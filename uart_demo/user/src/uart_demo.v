==> flow/design.v <==
module baud_pulse_gen
#(
    parameter CLK_FREQ  = 25 * 1000000,
    parameter BAUD_RATE = 115200
)
(
    input       clk,
    input       rst_n,
    input       en,
    output      baud_pulse
);
    localparam  CYCLE_PER_BAUD = CLK_FREQ / BAUD_RATE;
    reg [15:0]  cnt;
    always@(posedge clk or negedge rst_n)begin
        if(!rst_n)
            cnt <= 16'd0;
        else if(en) 
            if(baud_pulse)
                cnt <= 16'd0;
            else
                cnt <= cnt + 1'b1;
        else
            cnt <= 16'd0;
    end
    assign baud_pulse = (cnt == CYCLE_PER_BAUD-1);
endmodule
module loop_ctrl(
    input               clk,
    input               rst_n,
    input       [7:0]   byte_in,
    input               valid_in,
    input               tx_busy,
    output reg          tx_req,
    output reg  [7:0]   byte_out
);
    always@(posedge clk or negedge rst_n)begin
        if(!rst_n)
            byte_out <= 8'd0;
        else if(valid_in)
            byte_out <= byte_in;
        else
            byte_out <= byte_out;
    end
    always@(posedge clk or negedge rst_n)begin
        if(!rst_n)
            tx_req <= 1'b0;
        else if(valid_in)
            tx_req <= 1'b1;
        else if(tx_busy)
            tx_req <= 1'b0;
        else
            tx_req <= tx_req;
    end
endmodule
module uart_demo(
	input			clk,
	input			rst_n,
	input			uart_rx,
	output			uart_tx
);
	localparam CLK_FREQ = 25 * 1000000;
    localparam CYCLE = 1e9 / CLK_FREQ;
	wire			baud_pulse;
	wire			tx_req;
	wire	[7:0]	tx_byte;
	wire			tx_busy;
	wire	[7:0]	rx_byte;
	wire			rx_valid;
	baud_pulse_gen
    #(
        .CLK_FREQ       (CLK_FREQ),
        .BAUD_RATE      (115200)
    )
        u_baud_pulse_gen
    (
        .clk        	(clk),
        .rst_n      	(rst_n),
        .en         	(1'b1),
        .baud_pulse 	(baud_pulse)
    );
	uart_tx         u_uart_tx(
		.clk			(clk),
		.rst_n			(rst_n),
		.baud_pulse		(baud_pulse),
		.req			(tx_req),
		.byte_in		(tx_byte),
		.busy			(tx_busy),
		.tx             (uart_tx)
	);
    uart_rx         u_uart_rx(
        .clk            (clk),
        .rst_n          (rst_n),
        .rx             (uart_rx),
        .baud_pulse     (baud_pulse),
        .byte_out       (rx_byte),
        .valid_out      (rx_valid)
    );
	loop_ctrl		u_loop_ctrl(
		.clk			(clk),
		.rst_n			(rst_n),
		.byte_in		(rx_byte),
		.valid_in		(rx_valid),
		.tx_busy		(tx_busy),
		.tx_req			(tx_req),
		.byte_out		(tx_byte)
	);
endmodule
module uart_rx(
    input               clk,
    input               rst_n,
    input               rx,
    input               baud_pulse,
    output reg  [7:0]   byte_out,
    output              valid_out
);
    localparam S_IDLE   = 2'b00;
    localparam S_START  = 2'b01;
    localparam S_DATA   = 2'b11;
    localparam S_STOP   = 2'b10;
    reg     [1:0]   curr_state, next_state;
    reg     [2:0]   data_baud_cnt;
    always@(posedge clk or negedge rst_n)begin
        if(!rst_n)
            curr_state <= S_IDLE;
        else
            curr_state <= next_state;
    end
    always@(*)case(curr_state)
        S_IDLE:
            if(baud_pulse && rx == 1'b0)
                next_state = S_START;
            else
                next_state = S_IDLE;
        S_START:
            if(baud_pulse)
                next_state = S_DATA;
            else
                next_state = S_START;
        S_DATA:
            if(data_baud_cnt == 3'd7 && baud_pulse)
                next_state = S_STOP;
            else
                next_state = S_DATA;
        S_STOP:
            if(baud_pulse)
                next_state = S_IDLE;
            else
                next_state = S_STOP;
    endcase
    always@(posedge clk or negedge rst_n)begin
        if(!rst_n)
            data_baud_cnt <= 3'd7;
        else if(next_state == S_DATA && baud_pulse)
            data_baud_cnt <= data_baud_cnt + 1'b1;
        else
            data_baud_cnt <= data_baud_cnt;
    end
    always@(posedge clk or negedge rst_n)begin
        if(!rst_n)
            byte_out <= 8'd0;
        else if(next_state == S_DATA && baud_pulse)
            byte_out <= {byte_out[6:0], rx};
        else
            byte_out <= byte_out;
    end
    assign valid_out = (curr_state == S_STOP && next_state == S_IDLE);
endmodule
module uart_tx(
    input               clk,
    input               rst_n,
    input               baud_pulse,
    input               req,
    input       [7:0]   byte_in,
    output reg          busy,
    output reg          tx
);
    localparam S_IDLE   = 2'b00;
    localparam S_START  = 2'b01;
    localparam S_DATA   = 2'b11;
    localparam S_STOP   = 2'b10;
    reg     [1:0]   curr_state, next_state;
    reg     [2:0]   data_baud_cnt;
    wire            tx_done;
    reg     [7:0]   byte_in_reg;
    always@(posedge clk or negedge rst_n)begin
        if(!rst_n)
            curr_state <= S_IDLE;
        else
            curr_state <= next_state;
    end
    always@(*)case(curr_state)
        S_IDLE:
            if(baud_pulse && req)
                next_state = S_START;
            else
                next_state = S_IDLE;
        S_START:
            if(baud_pulse)
                next_state = S_DATA;
            else
                next_state = S_START;
        S_DATA:
            if(data_baud_cnt == 3'd7 && baud_pulse)
                next_state = S_STOP;
            else
                next_state = S_DATA;
        S_STOP:
            if(baud_pulse)
                next_state = S_IDLE;
            else
                next_state = S_STOP;
    endcase
    always@(posedge clk or negedge rst_n)begin
        if(!rst_n)
            busy <= 1'b0;
        else if(req && baud_pulse)
            busy <= 1'b1;
        else if(tx_done)
            busy <= 1'b0;
        else
            busy <= busy;
    end
    assign tx_done = (curr_state == S_STOP && next_state == S_IDLE);
    always@(posedge clk or negedge rst_n)begin
        if(!rst_n)
            data_baud_cnt <= 3'd7;
        else if(next_state == S_DATA && baud_pulse)
            data_baud_cnt <= data_baud_cnt + 1'b1;
        else
            data_baud_cnt <= data_baud_cnt;
    end
    always@(posedge clk or negedge rst_n)begin
        if(!rst_n)
            byte_in_reg <= 8'd0;
        else if(req)
            byte_in_reg <= byte_in;
        else if(next_state == S_DATA && baud_pulse)
            byte_in_reg <= byte_in_reg << 1;
        else
            byte_in_reg <= byte_in_reg;
    end
    always@(posedge clk or negedge rst_n)begin
        if(!rst_n)
            tx <= 1'b1;
        else if(next_state == S_START && baud_pulse)
            tx <= 1'b0;
        else if(next_state == S_DATA && baud_pulse)
            tx <= byte_in_reg[7];
        else if(next_state == S_STOP && baud_pulse)
            tx <= 1'b1;
        else
            tx <= tx;
    end
endmodule
Reports on uart_demo
Tool output for the design above, in the order of the flow.
Lines are those of the file above, counted from 1.
Operators: Yosys type, input widths -> output width; for muxes data width and select width s.
Cell names lack the library's common part.
{"block": "inputs", "design": "uart_demo", "clk_port": "clk", "library": "sky130hd", "corner": "tt_025C_1v80"}

Word-level counts
Counts by Yosys on the flattened word-level netlist (proc, flatten, opt, wreduce; memories kept). Register bits leave out memories and registers merged into their read ports (data or address). Print and check cells are left out. Cells with the same type and inputs are merged into one.
{"block": "bits", "ff_bits": 53, "latch_bits": 0, "mem_bits_rw": 0, "mem_bits_ro": 0, "clocked_rd_ports_x_width": 0, "n_memories": 0, "input_bits": 3, "out_inout_bits": 1, "word_cells": 64}
{"block": "classes", "n_addsub": 3, "multipliers": 0, "div": 0, "cmp": 0, "eq_ne": 13, "shifts": 0, "n_mux": 18, "bitwise": 1, "reduce_and_logical": 18}
{"block": "ops", "op": "$add 16x1->16 const B", "n": 1}
{"block": "ops", "op": "$eq 16x8->1 const B", "n": 1}
{"block": "ops", "op": "$mux 16", "n": 1}
{"block": "ops", "op": "$pmux 2 s4", "n": 2}
{"block": "ops", "op": "$mux 8", "n": 2}
{"block": "ops", "op": "$eq 2x2->1 const B", "n": 7}
{"block": "ops", "op": "$mux 1", "n": 11}
{"block": "ops", "op": "$logic_and 1x1->1", "n": 10}
{"block": "ops", "op": "$logic_not 2->1", "n": 4}
{"block": "ops", "op": "$eq 2x1->1 const B", "n": 3}
{"block": "ops", "op": "$reduce_bool 2->1", "n": 3}
{"block": "ops", "op": "$add 3x1->3 const B", "n": 2}
{"block": "ops", "op": "$eq 3x3->1 const B", "n": 2}
{"block": "ops", "op": "$mux 2", "n": 2}
{"block": "ops", "op": "$reduce_bool 3->1", "n": 1}
{"block": "ops", "op": "$not 1->1", "n": 1}

Logic depth
Longest topological path by Yosys (ltp), each cell counted once; first at word level (registers and memories cut), then after technology mapping (sequential cells cut; the memories' decode and read muxes count).
{"block": "depth", "depth_word": 9, "abc_area": 0, "mapped_depth": 8, "mapped_depth_nobuf": 6}

Mapped cells and area
The flow's flattened synthesis, as Yosys stat reports it; memories are mapped. The netlist is that of the ABC_AREA named above (0 if unset); the other value can give another one.
{"block": "by_type", "type": "dfrtp_1", "n": 48, "type_area_um2": 1.2E+03}
{"block": "by_type", "type": "dfstp_2", "n": 9, "type_area_um2": 236.477}
{"block": "by_type", "type": "mux2_4", "n": 9, "type_area_um2": 135.13}
{"block": "by_type", "type": "nand2_1", "n": 28, "type_area_um2": 105.101}
{"block": "by_type", "type": "nand3_1", "n": 20, "type_area_um2": 100.096}
{"block": "by_type", "type": "mux2_2", "n": 7, "type_area_um2": 78.826}
{"block": "by_type", "type": "xnor2_1", "n": 9, "type_area_um2": 78.826}
{"block": "by_type", "type": "ha_1", "n": 6, "type_area_um2": 75.072}
{"block": "by_type", "type": "xor2_1", "n": 7, "type_area_um2": 61.309}
{"block": "by_type", "type": "a22oi_1", "n": 7, "type_area_um2": 52.55}
{"block": "by_type", "type": "mux2_1", "n": 4, "type_area_um2": 45.043}
{"block": "by_type", "type": "nand3b_1", "n": 6, "type_area_um2": 45.043}
{"block": "by_type", "type": "nor2b_1", "n": 7, "type_area_um2": 43.792}
{"block": "by_type", "type": "nor2_1", "n": 9, "type_area_um2": 33.782}
{"block": "by_type", "type": "o21ai_0", "n": 6, "type_area_um2": 30.029}
{"block": "by_type", "type": "a22o_1", "n": 3, "type_area_um2": 26.275}
{"block": "by_type", "type": "nor4_2", "n": 2, "type_area_um2": 25.024}
{"block": "by_type", "type": "buf_2", "n": 4, "type_area_um2": 20.019}
Other cell types: 23; their cells: 33.
{"block": "mapped", "cells": 224, "mapped_area_mm2": 0.0026075, "seq_area_mm2": 0.0014376, "ff_cells": 57, "n_buf": 8}
By module: a second synthesis without flattening, with its own total; a netlist apart from the flattened one above.
{"block": "hier_totals", "cells_unflattened": 221, "area_unflattened_mm2": 0.0027076}
Each row is one instance without its submodules.
{"block": "modules", "mod": "uart_tx", "instances": 1, "n_cells": 71, "mod_area_mm2": 0.0008371, "seq_area_mm2": 0.0004317}
{"block": "modules", "mod": "baud_pulse_gen", "instances": 1, "n_cells": 85, "mod_area_mm2": 0.0008208, "seq_area_mm2": 0.0004004}
{"block": "modules", "mod": "uart_rx", "instances": 1, "n_cells": 44, "mod_area_mm2": 0.0006769, "seq_area_mm2": 0.0003804}
{"block": "modules", "mod": "loop_ctrl", "instances": 1, "n_cells": 20, "mod_area_mm2": 0.0003691, "seq_area_mm2": 0.0002252}
{"block": "modules", "mod": "uart_demo", "instances": 1, "n_cells": 1, "mod_area_mm2": 0.0000038, "seq_area_mm2": 0}

Worst setup path after synthesis
Source: OpenSTA report_checks on the synthesized netlist (no wires, ideal clock, input and output delay 20% of the period each), path of least setup slack; recovery checks are left aside. Register names are those of the netlist, which keeps one name where synthesis merged equal registers.
{"block": "synth_timing", "path_type": "reg-to-reg", "start": "register u_uart_tx.data_baud_cnt[0]", "end": "register u_uart_tx.byte_in_reg[6]", "clock_period_ns": 2.63, "setup_ns": 0.127, "launch_ns": 0.000, "arrival_ns": 1.680, "required_ns": 2.503, "path_slack_ns": 0.823, "path_delay_ns": 1.807, "stages": 8, "n_path_buf": 1, "synth_period_reached_ns": 1.807}
"path_delay_ns" = arrival - input delay + setup time.
"stages": output pins that drive a net of the path, with the launching flip-flop's if there is one; two outputs of one cell count as two.
"synth_period_reached_ns" is the clock period less the worst setup slack; recovery checks do not enter. This is arithmetic on one report: input and output delays are still those of the set period (20% each).
Between the ends stands the longest chain of elaborated cells between them, by number of cells; it is not shown to be the way that was timed. Of several equally long chains one is given.
A line is the first line of the expression or statement that the cell stems from. Yosys adds cells for indexed reads and writes and turns some case tables into memories.
A register here has more assigning lines than the two given.
{"block": "synth_between", "cell_sequence": "dfstp_2 -> ha_1 -> ha_1 -> a21boi_0 -> a21o_1 -> clkbuf_1 -> nand3b_1 -> nand3_1", "elab_chain_len": 8, "cells_between": 9, "classes_between": "eq/ne (2); mux (4); reduce/logical (3)"}
{"block": "synth_rtl", "item": "start: declaration", "line": 182, "text": "reg     [2:0]   data_baud_cnt;"}
{"block": "synth_rtl", "item": "start: assignment", "line": 228, "text": "data_baud_cnt <= data_baud_cnt + 1'b1;"}
{"block": "synth_rtl", "item": "start: assignment", "line": 230, "text": "data_baud_cnt <= data_baud_cnt;"}
{"block": "synth_rtl", "item": "$eq 3x3->1", "line": 203, "text": "if(data_baud_cnt == 3'd7 && baud_pulse)"}
{"block": "synth_rtl", "item": "$logic_and 1x1->1", "line": 203}
{"block": "synth_rtl", "item": "$mux 1", "line": 203}
{"block": "synth_rtl", "item": "$pmux 2 s4", "line": 191, "text": "always@(*)case(curr_state)"}
{"block": "synth_rtl", "item": "$eq 2x2->1", "line": 237, "text": "else if(next_state == S_DATA && baud_pulse)"}
{"block": "synth_rtl", "item": "$logic_and 1x1->1", "line": 237}
{"block": "synth_rtl", "item": "$mux 8", "line": 237}
{"block": "synth_rtl", "item": "$mux 8", "line": 235, "text": "else if(req)"}
{"block": "synth_rtl", "item": "end: assignment", "line": 236, "text": "byte_in_reg <= byte_in;"}
{"block": "synth_rtl", "item": "end: assignment", "line": 238, "text": "byte_in_reg <= byte_in_reg << 1;"}
{"block": "synth_rtl", "item": "end: declaration", "line": 184, "text": "reg     [7:0]   byte_in_reg;"}

Timing after layout
Path of least setup slack in the final report of run 1 (OpenROAD, finished layout, wires in). Where an end is a register, its clock arrival counts in the times.
{"block": "layout_timing", "path_type": "reg-to-reg", "start": "register u_baud_pulse_gen.cnt[12]", "end": "register u_uart_rx.byte_out[2]", "clock_period_ns": 1.45, "setup_ns": 0.11, "launch_ns": 0.33, "arrival_ns": 1.99, "required_ns": 1.67, "path_slack_ns": -0.33, "stages": 6, "n_path_buf": 1}
Between the ends stands the longest chain of elaborated cells between them, by number of cells; it is not shown to be the way that was timed. Of several equally long chains one is given.
A register here has more assigning lines than the two given.
{"block": "layout_between", "cell_sequence": "dfrtp_1 -> nor4_4 -> and4_4 -> o21ai_4 -> buf_6 -> mux2_4", "elab_chain_len": 6, "cells_between": 10, "classes_between": "eq/ne (2); mux (5); reduce/logical (3)"}
{"block": "layout_rtl", "item": "start: declaration", "line": 13, "text": "reg [15:0]  cnt;"}
{"block": "layout_rtl", "item": "start: assignment", "line": 16, "text": "cnt <= 16'd0;"}
{"block": "layout_rtl", "item": "start: assignment", "line": 21, "text": "cnt <= cnt + 1'b1;"}
{"block": "layout_rtl", "item": "$eq 16x8->1", "line": 25, "text": "assign baud_pulse = (cnt == CYCLE_PER_BAUD-1);"}
{"block": "layout_rtl", "item": "$logic_and 1x1->1", "line": 140, "text": "if(data_baud_cnt == 3'd7 && baud_pulse)"}
{"block": "layout_rtl", "item": "$mux 1", "line": 140}
{"block": "layout_rtl", "item": "$pmux 2 s4", "line": 128, "text": "always@(*)case(curr_state)"}
{"block": "layout_rtl", "item": "$eq 2x2->1", "line": 161, "text": "else if(next_state == S_DATA && baud_pulse)"}
{"block": "layout_rtl", "item": "$logic_and 1x1->1", "line": 161}
{"block": "layout_rtl", "item": "end: assignment", "line": 162, "text": "byte_out <= {byte_out[6:0], rx};"}
{"block": "layout_rtl", "item": "end: assignment", "line": 164, "text": "byte_out <= byte_out;"}
{"block": "layout_rtl", "item": "end: declaration", "line": 113, "text": "output reg  [7:0]   byte_out,"}

Wiki page: uart_demo / flow data

uart_demo through Yosys and OpenROAD on sky130hd: 2 stored runs, unordered, with their settings and measured results. The constraints put input and output delay at 20% of the set period each and load the outputs with 0.01 pF.
"timing.worst_path_ns": the worst setup path's part of the clock period (all of it between registers, 20% less for each end at a port) less its slack. A launch clock that arrives late makes it longer, a capture clock that arrives late makes it shorter.

{"run": "run 1", "settings": { "period_ns": 1.45, "CORE_UTILIZATION": 37, "CORE_ASPECT_RATIO": 0.77, "CELL_PAD_IN_SITES_GLOBAL_PLACEMENT": 0, "TNS_END_PERCENT": 75, "ABC_AREA": 0, "GPL_TIMING_DRIVEN": 0, "SLEW_MARGIN": 30, "MIN_ROUTING_LAYER": "met1", "CAP_MARGIN": 20, "CORE_MARGIN": 2 }, "results": { "final_setup_ws_ns": -0.326, "timing.worst_path_ns": 1.78, "worstPathKind": "reg-to-reg", "synth_area_mm2": 0.0026075, "tns_setup_ns": -11.974, "die_area_mm2": 0.0077405, "fin_util_frac": 0.534 }}
{"run": "run 2", "settings": { "period_ns": 2.8, "CORE_UTILIZATION": 58, "SETUP_SLACK_MARGIN": 0.3, "PLACE_DENSITY": 0.48, "CORE_ASPECT_RATIO": 1.69, "CELL_PAD_IN_SITES_DETAIL_PLACEMENT": 2, "CTS_CLUSTER_DIAMETER": 396, "CAP_MARGIN": 40, "SLEW_MARGIN": 20, "CORE_MARGIN": 2 }, "outcome": "unfinished; error DPL-0033 in clock tree synthesis"}
